==> flow/design.v <==
module qam_mixer(
  input clk,
  input rst,
  input signed [1:0] data_in,
  input signed [7:0] sin_in,
  input signed [7:0] cos_in,
  output signed [7:0] signal_out
  );
  reg signed [7:0] cos_part;
  reg signed [7:0] sin_part;
  always@(posedge clk)
  begin
    if (~rst)
    begin
      sin_part = 0;
      cos_part = 0;
    end
    else
    begin
      if (data_in[1] == 0) sin_part = ~sin_in + 1;
      if (data_in[1] == 1) sin_part = sin_in;
      if (data_in[0] == 0) cos_part = ~cos_in + 1;
      if (data_in[0] == 1) cos_part = cos_in;
    end
  end  
  assign signal_out = sin_part + cos_part;
  endmodule
-- From RTL to reports: qam_mixer
Tool output for the design above, in the order of the flow.
Line numbers count from 1 in the design file above.
The mark n/a stands for no value.
- design top: qam_mixer
- clock port: clk
- cell library: sky130hd
- timing corner: tt_025C_1v80

-- Elaborated design
Source: Yosys, flattened and elaborated, memories not mapped. Widths are those after wreduce; folded enables and synchronous resets count as part of the registers. Registers that Yosys merges into a memory's read port (data or address) are not register bits. Print and check cells do not count. Equal cells are merged and count once.
- multiplexer cells at 2
- noted bitwise gates (word level): 2
- add/sub/neg operators: 3
- operators by type and width (kind ; number):
    8-bit by 2-bit adder with 8-bit output (second input constant) ; 2
    8-bit inverter ; 2
    8-bit 2-to-1 mux ; 2
    8-bit adder ; 1
- input port bits: 20
- cells after elaboration: 9
- noted output and inout bits: 8
- noted register bits after elaboration: 16

-- Logic depth
Yosys ltp: most cells in a row. Word level: on the elaborated netlist, between registers, memories and ports. Mapped: between sequential cells and ports; inverters and the memories' decode and read muxes count.
- depth after elaboration: 3
- ABC_AREA at 0
- noted gate-level depth with buffers: 6
- mapped depth without buffers: 6

-- Mapped cells and area
The flow's flattened synthesis, as Yosys stat reports it; memories are mapped. The netlist is that of the ABC_AREA named above (0 if unset); the other value can give another one.
The area totals of this step are shown rounded.
- noted cells in the netlist: 128
- buffer cells at 3
- sequential part of the area at 0.00032 mm²
- flip-flop cells: 16
- chip area (Yosys): 0.00105 mm²
- cells by type (cell type ; number ; area in all (µm²)):
    sky130_fd_sc_hd__dfxtp_1 ; 16 ; 320.307
    sky130_fd_sc_hd__ha_1 ; 9 ; 112.608
    sky130_fd_sc_hd__mux2i_1 ; 8 ; 80.077
    sky130_fd_sc_hd__a21oi_1 ; 13 ; 65.062
    sky130_fd_sc_hd__inv_1 ; 13 ; 48.797
    sky130_fd_sc_hd__o21ai_0 ; 8 ; 40.038
    sky130_fd_sc_hd__or3_1 ; 6 ; 37.536
    sky130_fd_sc_hd__nand2_1 ; 9 ; 33.782
    sky130_fd_sc_hd__nand2b_1 ; 5 ; 31.28
    sky130_fd_sc_hd__nor2_1 ; 7 ; 26.275
    sky130_fd_sc_hd__a31oi_1 ; 4 ; 25.024
    sky130_fd_sc_hd__nor3b_1 ; 3 ; 22.522
    sky130_fd_sc_hd__o211ai_1 ; 3 ; 22.522
    sky130_fd_sc_hd__fa_1 ; 1 ; 20.019
    sky130_fd_sc_hd__nor3_1 ; 4 ; 20.019
    sky130_fd_sc_hd__xnor2_1 ; 2 ; 17.517
    sky130_fd_sc_hd__xor2_1 ; 2 ; 17.517
    sky130_fd_sc_hd__nor2b_4 ; 1 ; 13.763
Other cell types: 13; their cells: 14.

-- Path before layout
Path of least setup slack by OpenSTA after synthesis, without wires, with an ideal clock, recovery checks aside; 20% of the period is set as input and as output delay. Where synthesis merged equal registers, the netlist keeps one of their names.
- path type: register to output
- start: register cos_part[0]
- end: output port signal_out[6]
- output delay at 0.508 ns
- required time: 2.032 ns
- noted launch time at the first pin: 0.000 ns
- noted buffers on the path: 0
- stages at 7
- path delay: 1.491 ns
- path slack at 0.541 ns
- data arrival time at 1.491 ns
- noted clock period: 2.54 ns
- noted synthesis period reached: 1.999 ns
"path delay" = arrival - input delay + setup time.
At an output port there is no setup time.
"stages": output pins that drive a net of the path, with the launching flip-flop's if there is one; two outputs of one cell count as two.
"synthesis period reached" is the clock period less the worst setup slack; recovery checks do not enter. This is arithmetic on one report: input and output delays are still those of the set period (20% each).
Between the ends stands the longest chain of elaborated cells between them, by number of cells; it is not shown to be the way that was timed. Of several equally long chains one is given.
A line is the first line of the expression or statement that the cell stems from. Yosys adds cells for indexed reads and writes and turns some case tables into memories.
At most two assigning lines are given for a register; there are more.
- cells stage by stage: sky130_fd_sc_hd__dfxtp_1 > sky130_fd_sc_hd__ha_1 > sky130_fd_sc_hd__inv_1 > sky130_fd_sc_hd__fa_1 > sky130_fd_sc_hd__nor2b_4 > sky130_fd_sc_hd__o31a_1 > sky130_fd_sc_hd__o311ai_1
- noted cells in the longest elaborated chain: 1
- elaborated cells on any way between the ends: 1
- source lines of those cells: 1
- those cells by class: add/sub: 1
- RTL lines, path after synthesis (element ; RTL line ; text):
    start, declared ; 9 ; reg signed [7:0] cos_part;
    start, assigned ; 22 ; if (data_in[0] == 0) cos_part = ~cos_in + 1;
    start, assigned ; 23 ; if (data_in[0] == 1) cos_part = cos_in;
    8-bit adder ; 26 ; assign signal_out = sin_part + cos_part;
    end, declared ; 7 ; output signed [7:0] signal_out

-- Worst path after layout
Path of least setup slack in the final report of run 2 (OpenROAD, finished layout, wires in). Where an end is a register, its clock arrival counts in the times.
- path type: register to output
- start: register sin_part[0]
- end: output port signal_out[6]
- stages at 8
- noted launch time at the first pin: 0.28 ns
- output delay at 0.46 ns
- required time: 1.84 ns
- path slack at 0.06 ns
- noted clock period: 2.3 ns
- noted buffers on the path: 1
- data arrival time at 1.78 ns
Between the ends stands the longest chain of elaborated cells between them, by number of cells; it is not shown to be the way that was timed. Of several equally long chains one is given.
At most two assigning lines are given for a register; there are more.
- cells stage by stage: sky130_fd_sc_hd__dfxtp_2 > sky130_fd_sc_hd__ha_4 > sky130_fd_sc_hd__inv_2 > sky130_fd_sc_hd__fa_2 > sky130_fd_sc_hd__nor2b_4 > sky130_fd_sc_hd__o31a_1 > sky130_fd_sc_hd__o311ai_2 > sky130_fd_sc_hd__buf_2
- noted cells in the longest elaborated chain: 1
- elaborated cells on any way between the ends: 1
- source lines of those cells: 1
- those cells by class: add/sub: 1
- RTL lines, path after layout (element ; RTL line ; text):
    start, declared ; 10 ; reg signed [7:0] sin_part;
    start, assigned ; 20 ; if (data_in[1] == 0) sin_part = ~sin_in + 1;
    start, assigned ; 21 ; if (data_in[1] == 1) sin_part = sin_in;
    8-bit adder ; 26 ; assign signal_out = sin_part + cos_part;
    end, declared ; 7 ; output signed [7:0] signal_out

Hand-over note for qam_mixer

Flow measurements of qam_mixer on sky130hd: 2 stored runs with different settings, listed in no order. Input and output delays are each 20% of the period that was set; the output load is 0.01 pF.
"period achieved" is the run's clock period less its worst setup slack. It is reckoned from that one timing run; input and output delays stay at 20% of the period that was set.
By "time of the worst setup path" is meant the share of the clock period that the worst setup path is allowed (20% is reserved at inputs, 20% at outputs), minus its slack. Clock arrival times at its registers enter into it.
"power consumption" rests on the timing tool's default activity at the inputs, not on a simulated workload.
Values from the reports are rounded here.

Run 1
Settings were period_ns = 3.21; CORE_UTILIZATION = 55; PLACE_DENSITY_LB_ADDON = 0.06; CORE_MARGIN = 5; CELL_PAD_IN_SITES_GLOBAL_PLACEMENT = 2; GPL_TIMING_DRIVEN = 1; CTS_CLUSTER_SIZE = 40; CAP_MARGIN = 20; SLEW_MARGIN = 5
- not finished: placement ended with error FLW-0024

Run 2
Settings were period_ns = 2.3; CAP_MARGIN = 20; CORE_MARGIN = 2; CORE_UTILIZATION = 40; SLEW_MARGIN = 20
- total negative slack on setup checks: 0.000 ns
- time of the worst setup path at 1.78 ns
- worst setup path type: register to output
- period achieved at 2.238 ns
- noted the lowest hold slack: 0.757 ns
- noted the setup slack of the worst path: 0.062 ns
- noted the final design utilization: 0.575
- synthesis area at 0.00105 mm²
- area of the standard cells in the finished layout at 0.00142 mm²
- power consumption at 714 uW
- area inside the die boundary: 0.00306 mm²

End of note.
