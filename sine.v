==> flow/design.v <==
module sine_wave_gen(Clk,data_out);
    input Clk;
    output [7:0] data_out;
    reg [7:0] sine [0:29];
    integer i;
    reg [7:0] data_out;
    initial begin
        i = 0;
        sine[0] = 0;
sine[1] = 1;
sine[2] = 3;
sine[3] = 5;
sine[4] = 6;
sine[5] = 8;
sine[6] = 10;
sine[7] = 12;
sine[8] = 13;
sine[9] = 15;
sine[10] = 17;
sine[11] = 19;
sine[12] = 20;
sine[13] = 22;
sine[14] = 24;
sine[15] = 25;
sine[16] = 27;
sine[17] = 29;
sine[18] = 30;
sine[19] = 32;
sine[20] = 34;
sine[21] = 35;
sine[22] = 37;
sine[23] = 39;
sine[24] = 40;
sine[25] = 42;
sine[26] = 43;
sine[27] = 45;
sine[28] = 46;
sine[29] = 48;
sine[30] = 49;
sine[31] = 51;
sine[32] = 52;
sine[33] = 54;
sine[34] = 55;
sine[35] = 57;
sine[36] = 58;
sine[37] = 60;
sine[38] = 61;
sine[39] = 62;
sine[40] = 64;
sine[41] = 65;
sine[42] = 66;
sine[43] = 68;
sine[44] = 69;
sine[45] = 70;
sine[46] = 71;
sine[47] = 73;
sine[48] = 74;
sine[49] = 75;
sine[50] = 76;
sine[51] = 77;
sine[52] = 78;
sine[53] = 79;
sine[54] = 80;
sine[55] = 81;
sine[56] = 82;
sine[57] = 83;
sine[58] = 84;
sine[59] = 85;
sine[60] = 86;
sine[61] = 87;
sine[62] = 88;
sine[63] = 89;
sine[64] = 89;
sine[65] = 90;
sine[66] = 91;
sine[67] = 92;
sine[68] = 92;
sine[69] = 93;
sine[70] = 93;
sine[71] = 94;
sine[72] = 95;
sine[73] = 95;
sine[74] = 96;
sine[75] = 96;
sine[76] = 97;
sine[77] = 97;
sine[78] = 97;
sine[79] = 98;
sine[80] = 98;
sine[81] = 98;
sine[82] = 99;
sine[83] = 99;
sine[84] = 99;
sine[85] = 99;
sine[86] = 99;
sine[87] = 99;
sine[88] = 99;
sine[89] = 99;
sine[90] = 100;
sine[91] = 99;
sine[92] = 99;
sine[93] = 99;
sine[94] = 99;
sine[95] = 99;
sine[96] = 99;
sine[97] = 99;
sine[98] = 99;
sine[99] = 98;
sine[100] = 98;
sine[101] = 98;
sine[102] = 97;
sine[103] = 97;
sine[104] = 97;
sine[105] = 96;
sine[106] = 96;
sine[107] = 95;
sine[108] = 95;
sine[109] = 94;
sine[110] = 93;
sine[111] = 93;
sine[112] = 92;
sine[113] = 92;
sine[114] = 91;
sine[115] = 90;
sine[116] = 89;
sine[117] = 89;
sine[118] = 88;
sine[119] = 87;
sine[120] = 86;
sine[121] = 85;
sine[122] = 84;
sine[123] = 83;
sine[124] = 82;
sine[125] = 81;
sine[126] = 80;
sine[127] = 79;
sine[128] = 78;
sine[129] = 77;
sine[130] = 76;
sine[131] = 75;
sine[132] = 74;
sine[133] = 73;
sine[134] = 71;
sine[135] = 70;
sine[136] = 69;
sine[137] = 68;
sine[138] = 66;
sine[139] = 65;
sine[140] = 64;
sine[141] = 62;
sine[142] = 61;
sine[143] = 60;
sine[144] = 58;
sine[145] = 57;
sine[146] = 55;
sine[147] = 54;
sine[148] = 52;
sine[149] = 51;
sine[150] = 50;
sine[151] = 48;
sine[152] = 46;
sine[153] = 45;
sine[154] = 43;
sine[155] = 42;
sine[156] = 40;
sine[157] = 39;
sine[158] = 37;
sine[159] = 35;
sine[160] = 34;
sine[161] = 32;
sine[162] = 30;
sine[163] = 29;
sine[164] = 27;
sine[165] = 25;
sine[166] = 24;
sine[167] = 22;
sine[168] = 20;
sine[169] = 19;
sine[170] = 17;
sine[171] = 15;
sine[172] = 13;
sine[173] = 12;
sine[174] = 10;
sine[175] = 8;
sine[176] = 6;
sine[177] = 5;
sine[178] = 3;
sine[179] = 1;
sine[180] = 0;
sine[181] = -1;
sine[182] = -3;
sine[183] = -5;
sine[184] = -6;
sine[185] = -8;
sine[186] = -10;
sine[187] = -12;
sine[188] = -13;
sine[189] = -15;
sine[190] = -17;
sine[191] = -19;
sine[192] = -20;
sine[193] = -22;
sine[194] = -24;
sine[195] = -25;
sine[196] = -27;
sine[197] = -29;
sine[198] = -30;
sine[199] = -32;
sine[200] = -34;
sine[201] = -35;
sine[202] = -37;
sine[203] = -39;
sine[204] = -40;
sine[205] = -42;
sine[206] = -43;
sine[207] = -45;
sine[208] = -46;
sine[209] = -48;
sine[210] = -49;
sine[211] = -51;
sine[212] = -52;
sine[213] = -54;
sine[214] = -55;
sine[215] = -57;
sine[216] = -58;
sine[217] = -60;
sine[218] = -61;
sine[219] = -62;
sine[220] = -64;
sine[221] = -65;
sine[222] = -66;
sine[223] = -68;
sine[224] = -69;
sine[225] = -70;
sine[226] = -71;
sine[227] = -73;
sine[228] = -74;
sine[229] = -75;
sine[230] = -76;
sine[231] = -77;
sine[232] = -78;
sine[233] = -79;
sine[234] = -80;
sine[235] = -81;
sine[236] = -82;
sine[237] = -83;
sine[238] = -84;
sine[239] = -85;
sine[240] = -86;
sine[241] = -87;
sine[242] = -88;
sine[243] = -89;
sine[244] = -89;
sine[245] = -90;
sine[246] = -91;
sine[247] = -92;
sine[248] = -92;
sine[249] = -93;
sine[250] = -93;
sine[251] = -94;
sine[252] = -95;
sine[253] = -95;
sine[254] = -96;
sine[255] = -96;
sine[256] = -97;
sine[257] = -97;
sine[258] = -97;
sine[259] = -98;
sine[260] = -98;
sine[261] = -98;
sine[262] = -99;
sine[263] = -99;
sine[264] = -99;
sine[265] = -99;
sine[266] = -99;
sine[267] = -99;
sine[268] = -99;
sine[269] = -99;
sine[270] = -100;
sine[271] = -99;
sine[272] = -99;
sine[273] = -99;
sine[274] = -99;
sine[275] = -99;
sine[276] = -99;
sine[277] = -99;
sine[278] = -99;
sine[279] = -98;
sine[280] = -98;
sine[281] = -98;
sine[282] = -97;
sine[283] = -97;
sine[284] = -97;
sine[285] = -96;
sine[286] = -96;
sine[287] = -95;
sine[288] = -95;
sine[289] = -94;
sine[290] = -93;
sine[291] = -93;
sine[292] = -92;
sine[293] = -92;
sine[294] = -91;
sine[295] = -90;
sine[296] = -89;
sine[297] = -89;
sine[298] = -88;
sine[299] = -87;
sine[300] = -86;
sine[301] = -85;
sine[302] = -84;
sine[303] = -83;
sine[304] = -82;
sine[305] = -81;
sine[306] = -80;
sine[307] = -79;
sine[308] = -78;
sine[309] = -77;
sine[310] = -76;
sine[311] = -75;
sine[312] = -74;
sine[313] = -73;
sine[314] = -71;
sine[315] = -70;
sine[316] = -69;
sine[317] = -68;
sine[318] = -66;
sine[319] = -65;
sine[320] = -64;
sine[321] = -62;
sine[322] = -61;
sine[323] = -60;
sine[324] = -58;
sine[325] = -57;
sine[326] = -55;
sine[327] = -54;
sine[328] = -52;
sine[329] = -51;
sine[330] = -50;
sine[331] = -48;
sine[332] = -46;
sine[333] = -45;
sine[334] = -43;
sine[335] = -42;
sine[336] = -40;
sine[337] = -39;
sine[338] = -37;
sine[339] = -35;
sine[340] = -34;
sine[341] = -32;
sine[342] = -30;
sine[343] = -29;
sine[344] = -27;
sine[345] = -25;
sine[346] = -24;
sine[347] = -22;
sine[348] = -20;
sine[349] = -19;
sine[350] = -17;
sine[351] = -15;
sine[352] = -13;
sine[353] = -12;
sine[354] = -10;
sine[355] = -8;
sine[356] = -6;
sine[357] = -5;
sine[358] = -3;
sine[359] = -1;
    end
    always@ (posedge(Clk))
    begin
        data_out = sine[i];
        i = i+ 1;
        if(i == 359)
            i = 0;
    end
endmodule
Reports on sine_wave_gen
Tool output for the design above, in the order of the flow. Lines are those of the file above, counted from 1. Operators: Yosys type, input widths -> output width; for muxes data width and select width s. Library cell names are shortened. A cell with -- has no value.

Design top: sine_wave_gen. Clock port: Clk. Standard-cell library: sky130hd. Library corner: tt_025C_1v80.

Word-level counts
Source: Yosys, flattened and elaborated, memories not mapped. Widths are those after wreduce; folded enables and synchronous resets count as part of the registers. Registers that Yosys merges into a memory's read port (data or address) are not register bits. Print and check cells do not count. Equal cells are merged and count once. Yosys's memory passes give these memory sizes; they may raise the number of words (mostly to a power of two), join words into wider ones and drop unused or constant bits.

Under bits in registers stands 32. The entry for bits in read-only memories reads 240. The entry for word width x clocked read ports reads 8. The entry for memories kept reads 1. For bits of input ports the number is 1. Under output and inout port bits stands 8. The entry for cells after elaboration reads 4.

$add $sub $neg: 1. Under equality and inequality tests stands 1.

Memories: sine (words 30, bits a word 8, rd ports 1, wr ports 0, RTL line 4) `reg [7:0] sine [0:29];`.

Operators by type and width (count): $eq 32x10->1 const B (1); $add 32x2->32 const B (1).

Longest topological paths
Depth = most cells in a row (Yosys ltp): at word level without a register or memory, in the mapped netlist without a sequential cell, where the memories' decode and read muxes count.

Under depth after elaboration stands 2. The figure for ABC_AREA is 0. For gate-level depth with buffers the number is 9.

Mapped cells and area
Yosys stat after the flow's synthesis: flattened, memories mapped to cells. It holds for the ABC_AREA given above (unset counts as 0); a run with the other value may have another netlist.

Cells by type: dfxtp_1 (count 38, area in all 760.73 um^2); xnor2_1 (count 18, area in all 157.651 um^2); xor2_1 (count 13, area in all 113.859 um^2); ha_1 (count 8, area in all 100.096 um^2); nor4_4 (count 4, area in all 85.082 um^2); nand3_1 (count 16, area in all 80.077 um^2); nor2_1 (count 17, area in all 63.811 um^2); mux2i_1 (count 6, area in all 60.058 um^2); nand2_1 (count 15, area in all 56.304 um^2); nand4_1 (count 8, area in all 50.048 um^2); a21oi_1 (count 9, area in all 45.043 um^2); a31oi_1 (count 7, area in all 43.792 um^2); and3_1 (count 7, area in all 43.792 um^2); inv_1 (count 11, area in all 41.29 um^2); buf_4 (count 5, area in all 37.536 um^2); o21ai_0 (count 6, area in all 30.029 um^2); and4_1 (count 3, area in all 26.275 um^2); nor3_1 (count 5, area in all 25.024 um^2).

Other cell types: 39; their cells: 58.

Under mapped cells stands 254. The entry for chip area (Yosys) reads 2282.2 um^2. The entry for sequential area reads 760.7 um^2. Flip-flops: 38. For buffers the number is 18.

Path before layout
Source: OpenSTA report_checks on the synthesized netlist (no wires, ideal clock, input and output delay 20% of the period each), path of least setup slack; recovery checks are left aside. Register names are those of the netlist, which keeps one name where synthesis merged equal registers.

Kind: register to register. Start: register i[1]. End: register i[0]. The figure for period is 2.23 ns. The entry for library setup time reads 0.138 ns. Under time at the first pin stands 0.000 ns. The figure for arrival time is 2.024 ns. Setup slack: 0.069 ns. For delay of the path the number is 2.162 ns. Under stages stands 9. Under period reached after synthesis stands 2.161 ns.

"delay of the path" = arrival - input delay + setup time. "stages" counts driving pins, that of a launching flip-flop among them; a cell with two outputs on the path counts twice. "period reached after synthesis" is the clock period less the worst setup slack; recovery checks do not enter. This is arithmetic on one report: input and output delays are still those of the set period (20% each). Between the ends stands the longest chain of elaborated cells between them, by number of cells; it is not shown to be the way that was timed. Of several equally long chains one is given. A line is the first line of the expression or statement that the cell stems from. Yosys adds cells for indexed reads and writes and turns some case tables into memories.

Path through: dfxtp_1 > ha_1 > and3_1 > clkbuf_1 > nand3_1 > a2111oi_1 > a21oi_1 > nor4_4 > a31oi_1. Length of the longest elaborated chain: 2.

RTL lines, path after synthesis: start: declaration (RTL line 5) `integer i;`; start: assignment (RTL line 373) `i = i+ 1;`; start: assignment (RTL line 375) `i = 0;`; $add 32x2->32 (RTL line 373); $eq 32x10->1 (RTL line 374) `if(i == 359)`; end: assignment (RTL line 373); end: assignment (RTL line 375); end: declaration (RTL line 5).

Timing after layout
From the final timing report of flow run A: the path of least setup slack in the routed layout; clock arrival at registers is part of the times.

Kind: register to register. Start: register i[0]. End: register i[2]. The figure for period is 2.67 ns. The entry for library setup time reads 0.08 ns. Under time at the first pin stands 0.29 ns. The figure for arrival time is 2.28 ns. Setup slack: 0.60 ns. Under stages stands 9.

Between the ends stands the longest chain of elaborated cells between them, by number of cells; it is not shown to be the way that was timed. Of several equally long chains one is given.

Path through: dfxtp_2 > buf_6 > and4_4 > nand3_4 > o31a_1 > a31oi_1 > nor4_4 > buf_4 > a31oi_1. Length of the longest elaborated chain: 2.

RTL lines, path after layout: start: declaration (RTL line 5) `integer i;`; start: assignment (RTL line 373) `i = i+ 1;`; start: assignment (RTL line 375) `i = 0;`; $add 32x2->32 (RTL line 373); $eq 32x10->1 (RTL line 374) `if(i == 359)`; end: assignment (RTL line 373); end: assignment (RTL line 375); end: declaration (RTL line 5).

Hand-over note for sine_wave_gen

Top module sine_wave_gen; platform sky130hd; tools Yosys and OpenROAD; 2 stored runs in no particular order. Input and output delays are each 20% of the period that was set; the output load is 0.01 pF. "period achieved" means the clock period less the worst setup slack. The figure is calculated, with input and output delays left at 20% of the set period. "time used up by the worst setup path" means the part of the period allowed to the worst setup path (the constraints hold back 20% at inputs and 20% at outputs) less its slack; where the path has registers, the arrival times of their clocks count too. "overall power" is the tool's figure for a default switching activity; nothing was simulated.

Files of flow run A:
==> flow/run.sh <==
#!/bin/bash
# the make line also repeats the synthesis and layout settings of config.mk as NAME=value (left out here)
make -C /OpenROAD-flow-scripts/flow DESIGN_CONFIG=/design/flow/config.mk WORK_HOME=/design/flow/orfs CLKGATE_MAP_FILE= finish
==> flow/config.mk <==
export PLATFORM = sky130hd
export DESIGN_NAME = sine_wave_gen
export DESIGN_NICKNAME = sine_wave_gen
export VERILOG_FILES = /design/flow/design.v
export SDC_FILE = /design/flow/constraint.sdc
export NUM_CORES = 4
export LEC_CHECK = 0
export CAP_MARGIN = 20
export CORE_MARGIN = 2
export CORE_UTILIZATION = 40
export SETUP_SLACK_MARGIN = 0.67
export SLEW_MARGIN = 20
==> flow/constraint.sdc <==
create_clock -name core_clock -period 2.67 [get_ports {Clk}]
set_input_delay 0.5340 -clock core_clock [delete_from_list [all_inputs] [get_ports {Clk}]]
set_output_delay 0.5340 -clock core_clock [all_outputs]
set_load 0.01 [all_outputs]

Results of flow run A. The die area is 6325.8 um^2. The period achieved stands at 2.071 ns. The overall power reads 937.6 µW. The time used up by the worst setup path comes to 2.07 ns. Critical path kind: register to register. For the worst hold slack the run shows 0.491 ns. The standard-cell area after routing reads 2727.6 um^2. The post-synthesis cell area comes to 2282.2 um^2. For the utilization of the finished layout the run shows 49.5 %. The worst setup slack after layout reads 0.599 ns. For the total negative setup slack the run shows 0.000 ns.

Files of flow run B:
==> flow/run.sh <==
#!/bin/bash
# the make line also repeats the synthesis and layout settings of config.mk as NAME=value (left out here)
make -C /OpenROAD-flow-scripts/flow DESIGN_CONFIG=/design/flow/config.mk WORK_HOME=/design/flow/orfs CLKGATE_MAP_FILE= finish
==> flow/config.mk <==
export PLATFORM = sky130hd
export DESIGN_NAME = sine_wave_gen
export DESIGN_NICKNAME = sine_wave_gen
export VERILOG_FILES = /design/flow/design.v
export SDC_FILE = /design/flow/constraint.sdc
export NUM_CORES = 4
export LEC_CHECK = 0
export CAP_MARGIN = 30
export CELL_PAD_IN_SITES_GLOBAL_PLACEMENT = 2
export CORE_ASPECT_RATIO = 0.52
export CORE_MARGIN = 9
export CORE_UTILIZATION = 63
export CTS_CLUSTER_DIAMETER = 25
export GPL_ROUTABILITY_DRIVEN = 1
export MAX_ROUTING_LAYER = met5
export PLACE_DENSITY = 0.86
export SETUP_SLACK_MARGIN = 0.4
export SLEW_MARGIN = 40
==> flow/constraint.sdc <==
create_clock -name core_clock -period 3.6 [get_ports {Clk}]
set_input_delay 0.7200 -clock core_clock [delete_from_list [all_inputs] [get_ports {Clk}]]
set_output_delay 0.7200 -clock core_clock [all_outputs]
set_load 0.01 [all_outputs]

Outcome of flow run B: unfinished; error GPL-0301 in placement.

End of note.
